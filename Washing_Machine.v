==> flow/design.v <==
module Washing_Machine(
  input wire rst_n,
  input wire clk,
  input wire start,
  input wire double_wash,
  input wire dry_wash,
  input wire time_pause,   
  input wire door_closed, 
  output reg done,
  output reg error_signal  
);
localparam IDLE        = 3'b000,
           FILL_WATER  = 3'b001,
           WASH        = 3'b010,
           RINSE       = 3'b011,
           SPIN        = 3'b100,
           DRY         = 3'b101,
           STEAM_CLEAN = 3'b110,
           ERROR       = 3'b111;
localparam numberOfCounts_10seconds  = 6'd9,    
           numberOfCounts_20seconds  = 6'd19,   
           numberOfCounts_50seconds  = 6'd49,   
           numberofCounts_1minute    = 6'd59;   
reg [2:0] current_state, next_state, prev_state;
reg [5:0] counter, counter_comb, backup_counter;
reg timeout;
reg [1:0] number_of_washes;
always @(posedge clk) begin
  if (current_state == IDLE) begin
    number_of_washes <= 'd0;  
  end else if ((current_state == WASH) && timeout) begin
    number_of_washes <= number_of_washes + 'd1;  
  end
end  
always @(posedge clk or negedge rst_n) begin
  if (!rst_n) begin
    current_state <= IDLE;  
    prev_state <= IDLE;  
  end else begin
    current_state <= next_state;  
    if (current_state != ERROR && next_state == ERROR) begin
      prev_state <= current_state;
    end
  end
end
always @(posedge clk or negedge rst_n) begin
  if (!rst_n) begin
    counter <= 'd0;  
    backup_counter <= 'd0;  
  end else begin
    if (current_state != ERROR) begin
      counter <= counter_comb;
    end
    if (current_state != ERROR && next_state == ERROR) begin
      backup_counter <= counter;
    end
    if (current_state == ERROR && next_state != ERROR) begin
      counter <= backup_counter;
    end
  end
end
always @(*) begin
  next_state = IDLE;  
  error_signal = 1'b0;
  case (current_state)
    IDLE: begin
      if(!door_closed) begin
        next_state = ERROR;
        error_signal = 'b1;  
      end else if (dry_wash && start) begin
        next_state = STEAM_CLEAN;  
      end else if (start) begin
        next_state = FILL_WATER;  
      end else begin
        next_state = current_state;  
      end
    end
    FILL_WATER: begin
      if (!door_closed) begin
        next_state = ERROR;  
        error_signal = 'b1;
      end else if (timeout) begin
        next_state = WASH;  
      end else begin
        next_state = current_state;  
      end
    end
    WASH: begin
      if (!door_closed) begin
        next_state = ERROR;  
        error_signal = 'b1;
      end else if (timeout) begin
        next_state = RINSE;  
      end else begin
        next_state = current_state;  
      end
    end
    RINSE: begin
      if (!door_closed) begin
        next_state = ERROR;  
        error_signal = 'b1;
      end else if (timeout) begin
        if (double_wash && (number_of_washes == 'd1)) begin
          next_state = WASH;  
        end else begin
          next_state = SPIN;  
        end
      end else begin
        next_state = current_state;  
      end
    end
    SPIN: begin
      if (!door_closed) begin
        next_state = ERROR;  
        error_signal = 'b1;
      end else if (timeout) begin
        next_state = DRY;  
      end else begin
        next_state = current_state;  
      end
    end
    DRY: begin
      if (!door_closed) begin
        next_state = ERROR;  
        error_signal = 'b1;
      end else if (timeout) begin
        next_state =IDLE;  
      end else begin
        next_state = current_state;  
      end
    end
    STEAM_CLEAN: begin
      if (!door_closed) begin
        next_state = ERROR;  
        error_signal = 'b1;
      end else if (timeout) begin
        next_state =IDLE;  
      end else begin
        next_state = current_state;  
      end
    end
    ERROR: begin  
      if (door_closed) begin  
        next_state = prev_state;
        error_signal = 'b0;
      end else begin 
        next_state = current_state;  
        end  
      end
    default: begin
      next_state = IDLE;  
    end
  endcase
end
always @(*) begin
  done = (current_state == IDLE) ? 'd1 : 'd0;  
end
always @(*) begin
  counter_comb = counter;
  timeout = 1'b0;
  case (current_state)
    IDLE: begin
      counter_comb = 'd0;  
      timeout = 1'b0;
    end
    FILL_WATER: begin
      if (counter == numberOfCounts_10seconds) begin
        counter_comb = 'd0;  
        timeout = 1'b1;
      end else if (time_pause) begin
        counter_comb = counter;  
        timeout = 1'b0;
      end else begin
        counter_comb = counter + 1'd1;  
        timeout = 1'b0;
      end
    end
    WASH: begin
      if (counter == numberOfCounts_50seconds) begin
        counter_comb = 'd0;
        timeout = 1'b1;
      end else if (time_pause) begin
        counter_comb = counter;
        timeout = 1'b0;
      end else begin
        counter_comb = counter + 1'd1;
        timeout = 1'b0;
      end
    end
    RINSE: begin
      if (counter == numberOfCounts_50seconds) begin
        counter_comb = 'd0;
        timeout = 1'b1;
      end else if (time_pause) begin
        counter_comb = counter;
        timeout = 1'b0;
      end else begin
        counter_comb = counter + 1'd1;
        timeout = 1'b0;
      end
    end
    SPIN: begin
      if (counter == numberOfCounts_20seconds) begin
        counter_comb = 'd0;
        timeout = 1'b1;
      end else if (time_pause) begin
        counter_comb = counter;
        timeout = 1'b0;
      end else begin
        counter_comb = counter + 1'd1;
        timeout = 1'b0;
      end
    end
    DRY: begin
      if (counter == numberofCounts_1minute) begin
        counter_comb = 'd0;
        timeout = 1'b1;
      end else if (time_pause) begin
        counter_comb = counter;
        timeout = 1'b0;
      end else begin
        counter_comb = counter + 1'd1;
        timeout = 1'b0;
      end
    end
    STEAM_CLEAN: begin
      if (counter == numberofCounts_1minute) begin
        counter_comb = 'd0;
        timeout = 1'b1;
      end else if (time_pause) begin
        counter_comb = counter;
        timeout = 1'b0;
      end else begin
        counter_comb = counter + 1'd1;
        timeout = 1'b0;
      end
    end
    default: begin
      counter_comb = 'd0;
      timeout = 1'b0;
    end
  endcase
end
endmodule
Step by step through the tools: Washing_Machine
The steps from the RTL of Washing_Machine to its reports follow in flow order.
Line numbers count from 1 in the design file above.
Library cell names are shortened.
{ "setup": {"design": "Washing_Machine", "clk_port": "clk", "lib": "sky130hd", "corner": "tt_025C_1v80"} }

Word level
Source: Yosys, flattened and elaborated, memories not mapped. Widths are those after wreduce. Registers that Yosys merges into a memory's read port (data or address) are not register bits. Print and check cells do not count. Equal cells are merged and count once.
{ "classes": {"n_addsub": 2, "eq_ne": 15, "mux": 32, "reduce_and_logical": 10} }
{ "ops": {"columns": ["op", "count"], "rows": [
  ["3-bit two-way mux", 15],
  ["6-bit two-way mux", 7],
  ["6-bit case mux with 4-bit select", 1],
  ["3-bit case mux with 7-bit select", 1],
  ["3-bit equality test with constant B", 5],
  ["6-bit equality test with constant B", 2],
  ["7-bit OR reduction", 1],
  ["3-bit by 2-bit equality test with 1-bit output with constant B", 2],
  ["3-bit != test with constant B", 2],
  ["6-bit by 1-bit adder with 6-bit output with constant B", 1],
  ["6-bit by 4-bit equality test with 1-bit output with constant B", 1],
  ["6-bit by 5-bit equality test with 1-bit output with constant B", 1],
  ["1-bit two-way mux", 6],
  ["1-bit logical AND", 5],
  ["2-bit OR reduction", 2],
  ["1-bit case mux with 4-bit select", 1],
  ["3-bit by 1-bit equality test with 1-bit output with constant B", 1],
  ["3-bit zero test", 1],
  ["2-bit by 1-bit adder with 2-bit output with constant B", 1],
  ["2-bit by 1-bit equality test with 1-bit output with constant B", 1],
  ["2-bit nonzero test", 1],
  ["1-bit case mux with 2-bit select", 1]
]} }
{ "word_totals": {"register_bits": 20, "inputBits": 7, "out_inout_bits": 2} }

Logic depth
Longest topological path by Yosys (ltp), each cell counted once; first at word level (registers and memories cut), then after technology mapping (sequential cells cut; the memories' decode and read muxes count).
{ "depth": {"ltp_word": 9, "abc_area": 0, "mapped_depth": 8, "depth_no_buf": 8} }

Synthesis result
Source: synth_stat.txt of the flow (Yosys; design flattened, memories mapped). It holds for the ABC_AREA given above (unset counts as 0); a run with the other value may have another netlist.
{ "types": {"columns": ["type", "count", "area_total_um2"], "rows": [
  ["dfrtp_1", 18, 450.432],
  ["nand2_1", 17, 63.811],
  ["buf_6", 5, 56.304],
  ["o21ai_0", 10, 50.048],
  ["inv_1", 13, 48.797],
  ["mux2_2", 4, 45.043],
  ["dfxtp_1", 2, 40.038],
  ["ha_1", 3, 37.536],
  ["a22oi_1", 4, 30.029],
  ["nor2_1", 8, 30.029],
  ["o211ai_1", 4, 30.029],
  ["a2111oi_4", 1, 27.526],
  ["o311ai_0", 3, 26.275],
  ["nor3_1", 5, 25.024],
  ["o31ai_1", 3, 22.522],
  ["a21oi_1", 4, 20.019],
  ["and2_1", 3, 18.768],
  ["or2_2", 3, 18.768]
]} }
Other cell types: 43; their cells: 49.
{ "mapped": {"stdcells": 159, "mapped_area_um2": 1458.9, "ff_cells": 20, "buf_cells": 11} }

Worst setup path after synthesis
Source: OpenSTA report_checks on the synthesized netlist (no wires, ideal clock, input and output delay 20% of the period each), path of least setup slack; recovery checks are left aside. Register names are those of the netlist, which keeps one name where synthesis merged equal registers.
{ "synth_path": {"kind": "register to register", "from": "register counter[1]", "to": "register counter[0]", "tclk_ns": 3.08, "setup_ns": 0.070, "launch_ns": 0.000, "arrival_ns": 2.031, "required_time_ns": 3.010, "path_slack_ns": 0.979, "path_delay_ns": 2.101, "stages": 9, "n_path_buf": 0, "period_less_setup_slack_ns": 2.101} }
"path_delay_ns" = arrival - input delay + setup time.
"stages": output pins that drive a net of the path, with the launching flip-flop's if there is one; two outputs of one cell count as two.
"period_less_setup_slack_ns" = period - worst setup slack (recovery checks aside). The figure is calculated, with input and output delays left at 20% of the set period.
Between the ends stands the longest chain of elaborated cells between them, by number of cells; it is not shown to be the way that was timed. Of several equally long chains one is given.
Each line given opens the expression or statement behind the cell; cells for indexed reads and writes are added by Yosys, which also makes memories of some case tables.
A register here has more assigning lines than the two given.
{ "synth_via": {"cell_sequence": "dfrtp_1 > inv_1 > ha_1 > nor4bb_1 > a311oi_1 > a211oi_2 > a2111oi_4 > or4_1 > nand3_1", "elab_chain_cells": 9, "cells_between": 30, "classes_between": "eq/ne: 5; mux: 23; reduce/logical: 2"} }
{ "synth_lines": {"columns": ["item", "line", "text"], "rows": [
  ["from (decl)", 25, "reg [5:0] counter, counter_comb, backup_counter;"],
  ["from (assign)", 52, "counter <= counter_comb;"],
  ["from (assign)", 58, "counter <= backup_counter;"],
  ["6-bit equality test", 215, "if (counter == numberofCounts_1minute) begin"],
  ["1-bit two-way mux", 215, null],
  ["1-bit case mux with 4-bit select", 161, "case (current_state)"],
  ["3-bit two-way mux", 136, "end else if (timeout) begin"],
  ["3-bit two-way mux", 133, "if (!door_closed) begin"],
  ["3-bit case mux with 7-bit select", 65, "case (current_state)"],
  ["3-bit != test", 57, "if (current_state == ERROR && next_state != ERROR) begin"],
  ["1-bit logical AND", 57, null],
  ["6-bit two-way mux", 57, null],
  ["to (assign)", 52, null],
  ["to (assign)", 58, null],
  ["to (decl)", 25, null]
]} }

Timing after layout
From the final timing report of stored run 1: the path of least setup slack in the routed layout; clock arrival at registers is part of the times.
{ "layout_path": {"kind": "register to register", "from": "register counter[1]", "to": "register counter[0]", "tclk_ns": 2.59, "setup_ns": 0.06, "launch_ns": 0.30, "arrival_ns": 2.72, "required_time_ns": 2.83, "path_slack_ns": 0.11, "stages": 10, "n_path_buf": 1} }
Between the ends stands the longest chain of elaborated cells between them, by number of cells; it is not shown to be the way that was timed. Of several equally long chains one is given.
A register here has more assigning lines than the two given.
{ "layout_via": {"cell_sequence": "dfrtp_1 > inv_1 > ha_1 > buf_4 > and4bb_2 > o21ai_0 > o2111ai_1 > o21a_1 > or4_1 > nand3_1", "elab_chain_cells": 9, "cells_between": 30, "classes_between": "eq/ne: 5; mux: 23; reduce/logical: 2"} }
{ "layout_lines": {"columns": ["item", "line", "text"], "rows": [
  ["from (decl)", 25, "reg [5:0] counter, counter_comb, backup_counter;"],
  ["from (assign)", 52, "counter <= counter_comb;"],
  ["from (assign)", 58, "counter <= backup_counter;"],
  ["6-bit equality test", 215, "if (counter == numberofCounts_1minute) begin"],
  ["1-bit two-way mux", 215, null],
  ["1-bit case mux with 4-bit select", 161, "case (current_state)"],
  ["3-bit two-way mux", 136, "end else if (timeout) begin"],
  ["3-bit two-way mux", 133, "if (!door_closed) begin"],
  ["3-bit case mux with 7-bit select", 65, "case (current_state)"],
  ["3-bit != test", 57, "if (current_state == ERROR && next_state != ERROR) begin"],
  ["1-bit logical AND", 57, null],
  ["6-bit two-way mux", 57, null],
  ["to (assign)", 52, null],
  ["to (assign)", 58, null],
  ["to (decl)", 25, null]
]} }

Top module Washing_Machine; platform sky130hd; tools Yosys and OpenROAD; 2 stored runs in no particular order. Input and output delays are each 20% of the period that was set; the output load is 0.01 pF.
"worst setup path time (ns)": the worst setup path's part of the clock period (all of it between registers, 20% less for each end at a port) less its slack. A launch clock that arrives late makes it longer, a capture clock that arrives late makes it shorter.
By "finish__power__total" is meant OpenSTA's value without simulated activity: inputs other than the clock are taken to toggle once in ten clock periods, and the tool carries that through the logic.

settings of stored run 1
{
  "period_ns": 2.59,
  "CORE_UTILIZATION": 58,
  "CAP_MARGIN": 20,
  "CORE_MARGIN": 2,
  "SLEW_MARGIN": 20
}
report of stored run 1
yosys chip area after synthesis (um^2): 1458.9
finish__design__die__area: 2932.8
finish__design__instance__area__stdcell: 1599.0
finish__design__instance__utilization: 0.6574
finish__timing__setup__ws: 0.114
finish__timing__setup__tns: 0.000
finish__power__total: 1.700e-03
worst setup path time (ns): 2.48
worst setup path kind: register to register

settings of stored run 2
{
  "period_ns": 2.15,
  "CORE_UTILIZATION": 49,
  "SETUP_SLACK_MARGIN": 0.01,
  "PLACE_DENSITY": 0.55,
  "CTS_CLUSTER_SIZE": 85,
  "CTS_CLUSTER_DIAMETER": 345,
  "MAX_ROUTING_LAYER": "met4",
  "CAP_MARGIN": 20,
  "CORE_MARGIN": 2,
  "SLEW_MARGIN": 20
}
report of stored run 2
yosys chip area after synthesis (um^2): 1458.9
finish__design__die__area: 3429.9
finish__design__instance__area__stdcell: 2155.8
finish__design__instance__utilization: 0.7751
finish__timing__setup__ws: -0.029
finish__timing__setup__tns: -0.029
finish__power__total: 2.967e-03
worst setup path time (ns): 2.18
worst setup path kind: register to register
